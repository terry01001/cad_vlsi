==> flow/design.v <==
module Add(A, B, Add);
    input signed [9-1:0] A, B;
    output [9-1:0] Add;
    assign Add = A + B;
endmodule
`timescale 1ns/1ps
module Controller ( start, rst_n, clk, done, control);
	input start, rst_n, clk;
	output reg done;
	output reg [21:0] control;
	reg [3:0] Current_State, Next_State;
	always @(posedge clk or negedge rst_n) begin
		if(!rst_n) Current_State <= 4'b0000;
		else Current_State <= Next_State;
	end
	always @(Current_State or start) 
	begin
		case (Current_State)
			4'b0000:
			begin
				control = 22'b1_1_1_0_0_0_000_00_00_00_00_0_0_0_0_0;
				done = 1'b0;
				if(~start) Next_State = 4'b0000;
				else Next_State = 4'b0001;
			end
			4'b0001:
			begin
				control = 22'b0_0_0_1_0_0_000_10_00_00_00_0_0_0_0_0; 
				done = 1'b0;
				Next_State = 4'b0010;
			end
			4'b0010:
			begin
				control = 22'b0_0_0_0_1_0_001_01_00_00_00_0_0_0_0_0;
				done = 1'b0;
				Next_State = 4'b0011;
			end
			4'b0011:
			begin
				control = 22'b0_0_0_1_1_0_010_00_11_10_00_0_0_1_0_0;
				done = 1'b0;
				Next_State = 4'b0100;
			end
			4'b0100:
			begin
				control = 22'b0_0_0_1_1_0_011_10_11_10_00_0_0_1_0_0;
				done = 1'b0;
				Next_State = 4'b0101;
			end
			4'b0101:
			begin
				control = 22'b0_0_0_0_0_1_100_01_00_00_00_0_0_0_0_0;
				done = 1'b0;
				Next_State = 4'b0110;
			end
			4'b0110:
			begin
				control = 22'b0_0_0_0_1_1_101_00_10_00_00_0_0_0_1_0;
				done = 1'b0;
				Next_State = 4'b0111;
			end
			4'b0111:
			begin
				control = 22'b1_0_0_0_0_1_101_10_00_00_01_0_0_0_0_1;
				done = 1'b0;
				Next_State = 4'b1000;
			end
			4'b1000:
			begin
				control = 22'b0_1_0_0_1_0_110_01_10_00_00_1_0_0_0_0;
				done = 1'b0;
				Next_State = 4'b1001;
			end
			4'b1001:
			begin
				control = 22'b1_0_1_0_0_0_111_00_10_01_01_0_1_0_0_0;
				done = 1'b0;
				Next_State = 4'b1010;
			end
			4'b1010:
			begin
				control = 22'b1_0_0_0_0_0_000_00_00_01_10_0_0_0_0_0;
				done = 1'b0;
				Next_State = 4'b1011;
			end
			4'b1011:
			begin
				control = 22'b1_0_0_0_0_0_000_00_01_01_10_0_0_0_0_0; 
				done = 1'b1;
				Next_State = 4'b0000;
			end
			default:
				begin
					control= 22'b0_0_1_0_0_0_000_00_01_01_0_00_1_0_0_0;
					done = 1'b1;
					Next_State = 4'b0000;
				end
		endcase
	end
endmodule
`timescale 1ns/1ps
module Datapath ( inportR, inportG, inportB, control, clk, rst_n, outportY, outportU, outportV, done );
	input [9-1:0] inportR, inportG, inportB;
	input [21:0] control;
	input clk, rst_n, done;
	output [9-1:0] outportY, outportU, outportV;
	wire [9-1:0] M1_OUT, M2_OUT, M3_OUT, M4_OUT, M5_OUT, M6_OUT, M7_OUT;
	wire [9-1:0] M8_OUT, M9_OUT, Fadd, Fmul, R1, R2, R3, R4, R5, R6, data;
	Register r1( .D(M4_OUT), .reset(rst_n), .clk(clk), .load(control[21:21]), .Q(R1) );
	Register r2( .D(M5_OUT), .reset(rst_n), .clk(clk), .load(control[20:20]), .Q(R2) );
	Register r3( .D(M6_OUT), .reset(rst_n), .clk(clk), .load(control[19:19]), .Q(R3) );
	Register r4( .D(M7_OUT), .reset(rst_n), .clk(clk), .load(control[18:18]), .Q(R4) );
	Register r5( .D(M8_OUT), .reset(rst_n), .clk(clk), .load(control[17:17]), .Q(R5) );
	Register r6( .D(M9_OUT), .reset(rst_n), .clk(clk), .load(control[16:16]), .Q(R6) );
	MUX3 M1 ( .A(R3), .B(R2), .C(R1), .S(control[12:11]), .Y(M1_OUT) );
	MUX4 M2 ( .A(9'b010000000), .B(R3), .C(R5), .D(R4), .S(control[10:9]), .Y(M2_OUT) );
	MUX3 M3 ( .A(R6), .B(R1), .C(R5), .S(control[8:7]), .Y(M3_OUT) );
	MUX3 M4 ( .A(inportR), .B(Fmul), .C(Fadd), .S(control[6:5]), .Y(M4_OUT) );
	MUX2 M5 ( .A(inportG), .B(Fadd), .S(control[4:4]), .Y(M5_OUT) );
	MUX2 M6 ( .A(inportB), .B(Fadd), .S(control[3:3]), .Y(M6_OUT) );
	MUX2 M7 ( .A(Fmul), .B(Fadd), .S(control[2:2]), .Y(M7_OUT) );
	MUX2 M8 ( .A(Fmul), .B(Fadd), .S(control[1:1]), .Y(M8_OUT) );
	MUX2 M9 ( .A(Fmul), .B(Fadd), .S(control[0:0]), .Y(M9_OUT) );
	Mul FU1 ( .A(M1_OUT), .B(data), .Mul(Fmul) );
	Add FU2 ( .A(M2_OUT), .B(M3_OUT), .Add(Fadd) );
	ROM FU3 ( .clk(clk), .addr(control[15:13]), .data(data) );
	Register r7(R4, rst_n, clk, done, outportY);
	Register r9(R2, rst_n, clk, done, outportU);
	Register r8(R1, rst_n, clk, done, outportV);
endmodule
module MUX2 (
	input [9-1:0] A, B,
	input S,
	output reg [9-1:0] Y
);
	always @(*) begin
		case (S)
			1'b0: Y = A;
			1'b1: Y = B;
			default : Y = A;
		endcase
	end
endmodule
module MUX3 (
	input [9-1:0] A, B, C,
	input [1:0] S,
	output reg [9-1:0] Y
);
	always @(*) begin
		case (S)
			2'b00: Y = A;
			2'b01: Y = B;
			2'b10: Y = C;
			default : Y = A;
		endcase
	end
endmodule
module MUX4 (
	input [9-1:0] A, B, C, D,
	input [1:0] S,
	output reg [9-1:0] Y
);
	always @(*) begin
		case (S)
			2'b00: Y = A;
			2'b01: Y = B;
			2'b10: Y = C;
			2'b11: Y = D;
		endcase
	end
endmodule
module Mul(A, B, Mul);
	input signed [9-1:0] A, B; 
	output [9-1:0] Mul;
	wire s;
	wire [7:0] N;
	assign {s, Mul, N} = A * B;
endmodule
`timescale 1ns/1ps
module RGB2YUV (start, clk, rst_n, inportR, inportG, inportB, done, outportY, outportU, outportV);
	input start, clk, rst_n;
	input [9-1:0] inportR, inportG, inportB;
	output done;
	output [9-1:0] outportY, outportU, outportV;
	wire [21:0] control;
	Controller Controller( .start(start), .rst_n(rst_n), .clk(clk), .done(done), .control(control) );
	Datapath Datapath( .inportR(inportR), .inportG(inportG), .inportB(inportB), .control(control), .clk(clk), 
	.rst_n(rst_n), .outportY(outportY), .outportU(outportU), .outportV(outportV) ,.done(done) );
endmodule
module ROM (clk, addr, data);
	input clk;
	input [2:0] addr;
	output reg [8:0] data;
	always @(*) 
	begin
		case(addr)
		3'b000: data <= 9'b001001100;
		3'b001: data <= 9'b010010110;
		3'b010: data <= 9'b000011101;
		3'b011: data <= 9'b111010101;
		3'b100: data <= 9'b110101100;
		3'b101: data <= 9'b010000000;
		3'b110: data <= 9'b110010101;
		3'b111: data <= 9'b111101100;
		endcase
	end
endmodule
module Register (
	input [9-1:0] D,
	input reset, clk, load,
	output reg [9-1:0] Q
);
	always @(posedge clk or negedge reset) begin
		if(!reset)
			Q <= 9'b0;
		else if(load)
			Q <= D;
	end
endmodule
# --- Reports on RGB2YUV ---
# The steps from the RTL of RGB2YUV to its reports follow in flow order.
# Lines are those of the file above, counted from 1.
# Cell names lack the library's common part.
inputs:
  design: "RGB2YUV"
  clk_port: "clk"
  library: "sky130hd"
  corner: "tt_025C_1v80"

# --- Elaborated design ---
# Source: Yosys, flattened and elaborated, memories not mapped. Widths are those after wreduce. Registers that Yosys merges into a memory's read port (data or address) are not register bits. Print and check cells do not count. Equal cells are merged and count once.
# Memory sizes are those after Yosys's memory passes, which may raise the word count (mostly to a power of two), join words into wider ones and drop unused or constant bits.
bits:
  reg_bits: 85
  romBits: 72
  mem_count: 1
  input_bits: 30
  out_inout_bits: 28
memory_table:
  columns: ["name", "size", "width", "read_ports", "wr", "line", "rtl"]
  rows:
  - ["(no name shown)", 8, 9, 1, 0, 196, "case(addr)"]
op_classes:
  n_addsub: 1
  n_mul: 1
  n_eq: 20
  muxes: 13
  n_logic: 5
  reduce_logical: 3
op_table:
  columns: ["operator", "n"]
  rows:
  - ["parallel mux 22 bit (select 12 bit)", 1]
  - ["multiplier 9 x 9 -> 17 bit", 1]
  - ["parallel mux 9 bit (select 2 bit)", 8]
  - ["parallel mux 4 bit (select 11 bit)", 1]
  - ["parallel mux 9 bit (select 4 bit)", 1]
  - ["== test 4 x 3 -> 1 bit (second input constant)", 4]
  - ["== test 4 bit (second input constant)", 4]
  - ["OR reduction 11 bit", 1]
  - ["== test 2 bit (second input constant)", 5]
  - ["adder 9 bit", 1]
  - ["== test 2 x 1 -> 1 bit (second input constant)", 4]
  - ["== test 4 x 2 -> 1 bit (second input constant)", 2]
  - ["inverter 1 bit", 5]
  - ["== test 4 x 1 -> 1 bit (second input constant)", 1]
  - ["zero test 4 bit", 1]
  - ["zero test 2 bit", 1]
  - ["2-to-1 mux 1 bit", 2]

# --- Longest topological paths ---
# Yosys ltp: most cells in a row. Word level: on the elaborated netlist, between registers, memories and ports. Mapped: between sequential cells and ports; inverters and the memories' decode and read muxes count.
logic_depth:
  depth_word: 6
  ABC_AREA: 0
  ltp_mapped: 27
  ltp_nobuf: 25

# --- Synthesis result ---
# Source: synth_stat.txt of the flow (Yosys; design flattened, memories mapped). It holds for the ABC_AREA given above (unset counts as 0); a run with the other value may have another netlist.
# Totals and module areas in this step are rounded.
synth_totals:
  stdcells: 864
  synth_area_mm2: 0.00806
  seqArea_mm2: 0.00233
  ffs: 93
  buf_cells: 37
types:
  columns: ["cell_type", "n"]
  rows:
  - ["dfrtp_1", 92]
  - ["fa_1", 67]
  - ["ha_1", 47]
  - ["nand2_1", 104]
  - ["inv_1", 99]
  - ["mux2_2", 29]
  - ["mux2i_1", 31]
  - ["o21ai_0", 53]
  - ["nor2_1", 64]
  - ["a21oi_1", 42]
  - ["a22oi_1", 21]
  - ["xnor2_1", 13]
  - ["clkbuf_1", 29]
  - ["nor2b_1", 17]
  - ["nor3_1", 15]
  - ["o21a_1", 9]
  - ["a211oi_1", 8]
  - ["a21o_1", 8]
# Other cell types: 47; their cells: 116.
# By module: a second synthesis without flattening, with its own total; a netlist apart from the flattened one above.
unflattened:
  cells_unflattened: 749
  area_unflattened_mm2: 0.00878
# Rows give one instance, submodules left out.
modules:
  columns: ["module", "n_inst", "n_cells", "area_mm2", "mod_seq_area_mm2"]
  rows:
  - ["Register", 9, 19, 0.000372, 0.000225]
  - ["Mul", 1, 304, 0.00275, 0]
  - ["MUX2", 5, 10, 0.000146, 0]
  - ["MUX3", 3, 35, 0.00024, 0]
  - ["Controller", 1, 45, 0.000515, 0.000302]
  - ["Add", 1, 41, 0.000345, 0]
  - ["MUX4", 1, 11, 0.000219, 0]
  - ["ROM", 1, 20, 0.000145, 0]
  - ["Datapath", 1, 2, 0.0000075, 0]
  - ["RGB2YUV", 1, 0, 0, 0]

# --- Timing after synthesis ---
# Path of least setup slack by OpenSTA after synthesis, without wires, with an ideal clock, recovery checks aside; 20% of the period is set as input and as output delay. Where synthesis merged equal registers, the netlist keeps one of their names.
synth_path:
  kind: "reg-to-reg"
  from: "register Controller.Current_State"
  to: "register Datapath.r5.Q[8]"
  tclk_ns: 13.1
  arrival_ns: 6.417
  t_required_ns: 12.976
  setup_slack_ns: 6.560
  path_delay_ns: 6.541
  stages: 26
  n_path_buf: 4
  period_less_setup_slack_ns: 6.54
# "path_delay_ns" is the arrival time less input delay plus setup time.
# "stages": output pins that drive a net of the path, with the launching flip-flop's if there is one; two outputs of one cell count as two.
# "period_less_setup_slack_ns" is the clock period less the worst setup slack; recovery checks do not enter. This is arithmetic on one report: input and output delays are still those of the set period (20% each).
# Where an end lacks its bit number, it is one bit of the signal, or one of the new flip-flops if synthesis recoded a state register.
synth_between:
  path_cell_list: "dfrtp_1 > buf_2 > clkbuf_1 > or3_1 > ha_1 > clkbuf_1 > clkbuf_1 > a221oi_1 > nor2_1 > nand2_1 > fa_1 > fa_1 > inv_1 > fa_1 > fa_1 > inv_1 > fa_1 > inv_1 > ha_1 > nand2_1 > a31oi_1 > nand4b_1 > a21boi_0 > a31oi_1 > xnor2_2 > o31a_1"
synth_rtl:
  columns: ["item", "line", "rtl"]
  rows:
  - ["start: declaration", 11, "reg [3:0] Current_State, Next_State;"]
  - ["start: assignment", 13, "if(!rst_n) Current_State <= 4'b0000;"]
  - ["start: assignment", 14, "else Current_State <= Next_State;"]
  - ["end: assignment", 215, "Q <= 9'b0;"]
  - ["end: assignment", 217, "Q <= D;"]
  - ["end: declaration", 211, "output reg [9-1:0] Q"]
# No chain of elaborated cells between the ends is given.

# --- Worst path after layout ---
# Path of least setup slack in the final report of record 1 (OpenROAD, finished layout, wires in). Where an end is a register, its clock arrival counts in the times.
layout_path:
  kind: "reg-to-reg"
  from: "register Controller.Current_State"
  to: "register Datapath.r6.Q[2]"
  tclk_ns: 5.07
  arrival_ns: 6.91
  t_required_ns: 5.34
  setup_slack_ns: -1.57
  stages: 27
  n_path_buf: 5
# Where an end lacks its bit number, it is one bit of the signal, or one of the new flip-flops if synthesis recoded a state register.
layout_between:
  path_cell_list: "dfrtp_1 > or3_4 > ha_4 > buf_4 > nand2_1 > o21ai_2 > buf_4 > nand2_2 > fa_1 > inv_2 > fa_1 > fa_2 > fa_1 > inv_2 > fa_1 > inv_2 > ha_4 > nand2_4 > a31oi_4 > buf_4 > and4b_2 > nor3_2 > xnor2_1 > buf_4 > buf_6 > mux2i_1 > o21ai_1"
layout_rtl:
  columns: ["item", "line", "rtl"]
  rows:
  - ["start: declaration", 11, "reg [3:0] Current_State, Next_State;"]
  - ["start: assignment", 13, "if(!rst_n) Current_State <= 4'b0000;"]
  - ["start: assignment", 14, "else Current_State <= Next_State;"]
  - ["end: assignment", 215, "Q <= 9'b0;"]
  - ["end: assignment", 217, "Q <= D;"]
  - ["end: declaration", 211, "output reg [9-1:0] Q"]
# No chain of elaborated cells between the ends is given.

--- measured runs ---
2 stored runs of RGB2YUV in the flow (synthesis by Yosys, layout by OpenROAD, sky130hd cells), in arbitrary order. Constraints: input delay and output delay 20% of the set period each, output load 0.01 pF.
By "achievedPeriod_ns" is meant the clock period of the run minus its worst setup slack. This is arithmetic on one report: input and output delays are still those of the set period (20% each).
"worst_path_allowed_less_slack_ns" is the time allowed to the run's worst setup path (the clock period less input and output delay, where it has them) less its slack. Clock arrival times count: a late capture clock shortens it, a late launch clock lengthens it.
"power_mw" is the tool's figure for a default switching activity; nothing was simulated.
The results are shown rounded.

--- record 1 ---
==> flow/run.sh <==
#!/bin/bash
# the make line also repeats the synthesis and layout settings of config.mk as NAME=value (left out here)
make -C /OpenROAD-flow-scripts/flow DESIGN_CONFIG=/design/flow/config.mk WORK_HOME=/design/flow/orfs CLKGATE_MAP_FILE= finish
==> flow/config.mk <==
export PLATFORM = sky130hd
export DESIGN_NAME = RGB2YUV
export DESIGN_NICKNAME = RGB2YUV
export VERILOG_FILES = /design/flow/design.v
export SDC_FILE = /design/flow/constraint.sdc
export NUM_CORES = 4
export LEC_CHECK = 0
export CAP_MARGIN = 20
export CELL_PAD_IN_SITES_DETAIL_PLACEMENT = 2
export CORE_ASPECT_RATIO = 0.77
export CORE_MARGIN = 6
export CORE_UTILIZATION = 28
export CTS_CLUSTER_DIAMETER = 162
export HOLD_SLACK_MARGIN = 0.18
export MIN_ROUTING_LAYER = met2
export PLACE_DENSITY_LB_ADDON = 0.26
export SETUP_SLACK_MARGIN = 0.31
export SLEW_MARGIN = 20
export TNS_END_PERCENT = 90
==> flow/constraint.sdc <==
create_clock -name core_clock -period 5.07 [get_ports {clk}]
set_input_delay 1.0140 -clock core_clock [delete_from_list [all_inputs] [get_ports {clk}]]
set_output_delay 1.0140 -clock core_clock [all_outputs]
set_load 0.01 [all_outputs]

==> results, as YAML <==
results:
  timing.hold.ws_ns: 0.458
  achievedPeriod_ns: 6.640
  power_mw: 1.55
  worst_setup_slack_ns: -1.57
  synth_area_mm2: 0.00806
  finalCellArea_mm2: 0.0119
  total_negative_slack_ns: -50.5
  util_pct: 42.8
  worst_path_allowed_less_slack_ns: 6.64
  path_kind: "reg-to-reg"
  design.die.area_mm2: 0.0331

--- record 2 ---
==> flow/run.sh <==
#!/bin/bash
# the make line also repeats the synthesis and layout settings of config.mk as NAME=value (left out here)
make -C /OpenROAD-flow-scripts/flow DESIGN_CONFIG=/design/flow/config.mk WORK_HOME=/design/flow/orfs CLKGATE_MAP_FILE= finish
==> flow/config.mk <==
export PLATFORM = sky130hd
export DESIGN_NAME = RGB2YUV
export DESIGN_NICKNAME = RGB2YUV
export VERILOG_FILES = /design/flow/design.v
export SDC_FILE = /design/flow/constraint.sdc
export NUM_CORES = 4
export LEC_CHECK = 0
export CAP_MARGIN = 20
export CELL_PAD_IN_SITES_DETAIL_PLACEMENT = 1
export CELL_PAD_IN_SITES_GLOBAL_PLACEMENT = 0
export CORE_MARGIN = 10
export CORE_UTILIZATION = 35
export GPL_TIMING_DRIVEN = 1
export MIN_ROUTING_LAYER = met2
export PLACE_DENSITY_LB_ADDON = 0.01
export SLEW_MARGIN = 20
export TNS_END_PERCENT = 60
==> flow/constraint.sdc <==
create_clock -name core_clock -period 11.9 [get_ports {clk}]
set_input_delay 2.3800 -clock core_clock [delete_from_list [all_inputs] [get_ports {clk}]]
set_output_delay 2.3800 -clock core_clock [all_outputs]
set_load 0.01 [all_outputs]

==> results, as YAML <==
results:
  timing.hold.ws_ns: 0.424
  achievedPeriod_ns: 8.072
  power_mw: 0.660
  worst_setup_slack_ns: 3.83
  synth_area_mm2: 0.00806
  finalCellArea_mm2: 0.0092
  total_negative_slack_ns: 0.000
  util_pct: 40.6
  worst_path_allowed_less_slack_ns: 8.07
  path_kind: "reg-to-reg"
  design.die.area_mm2: 0.0295
--- end ---
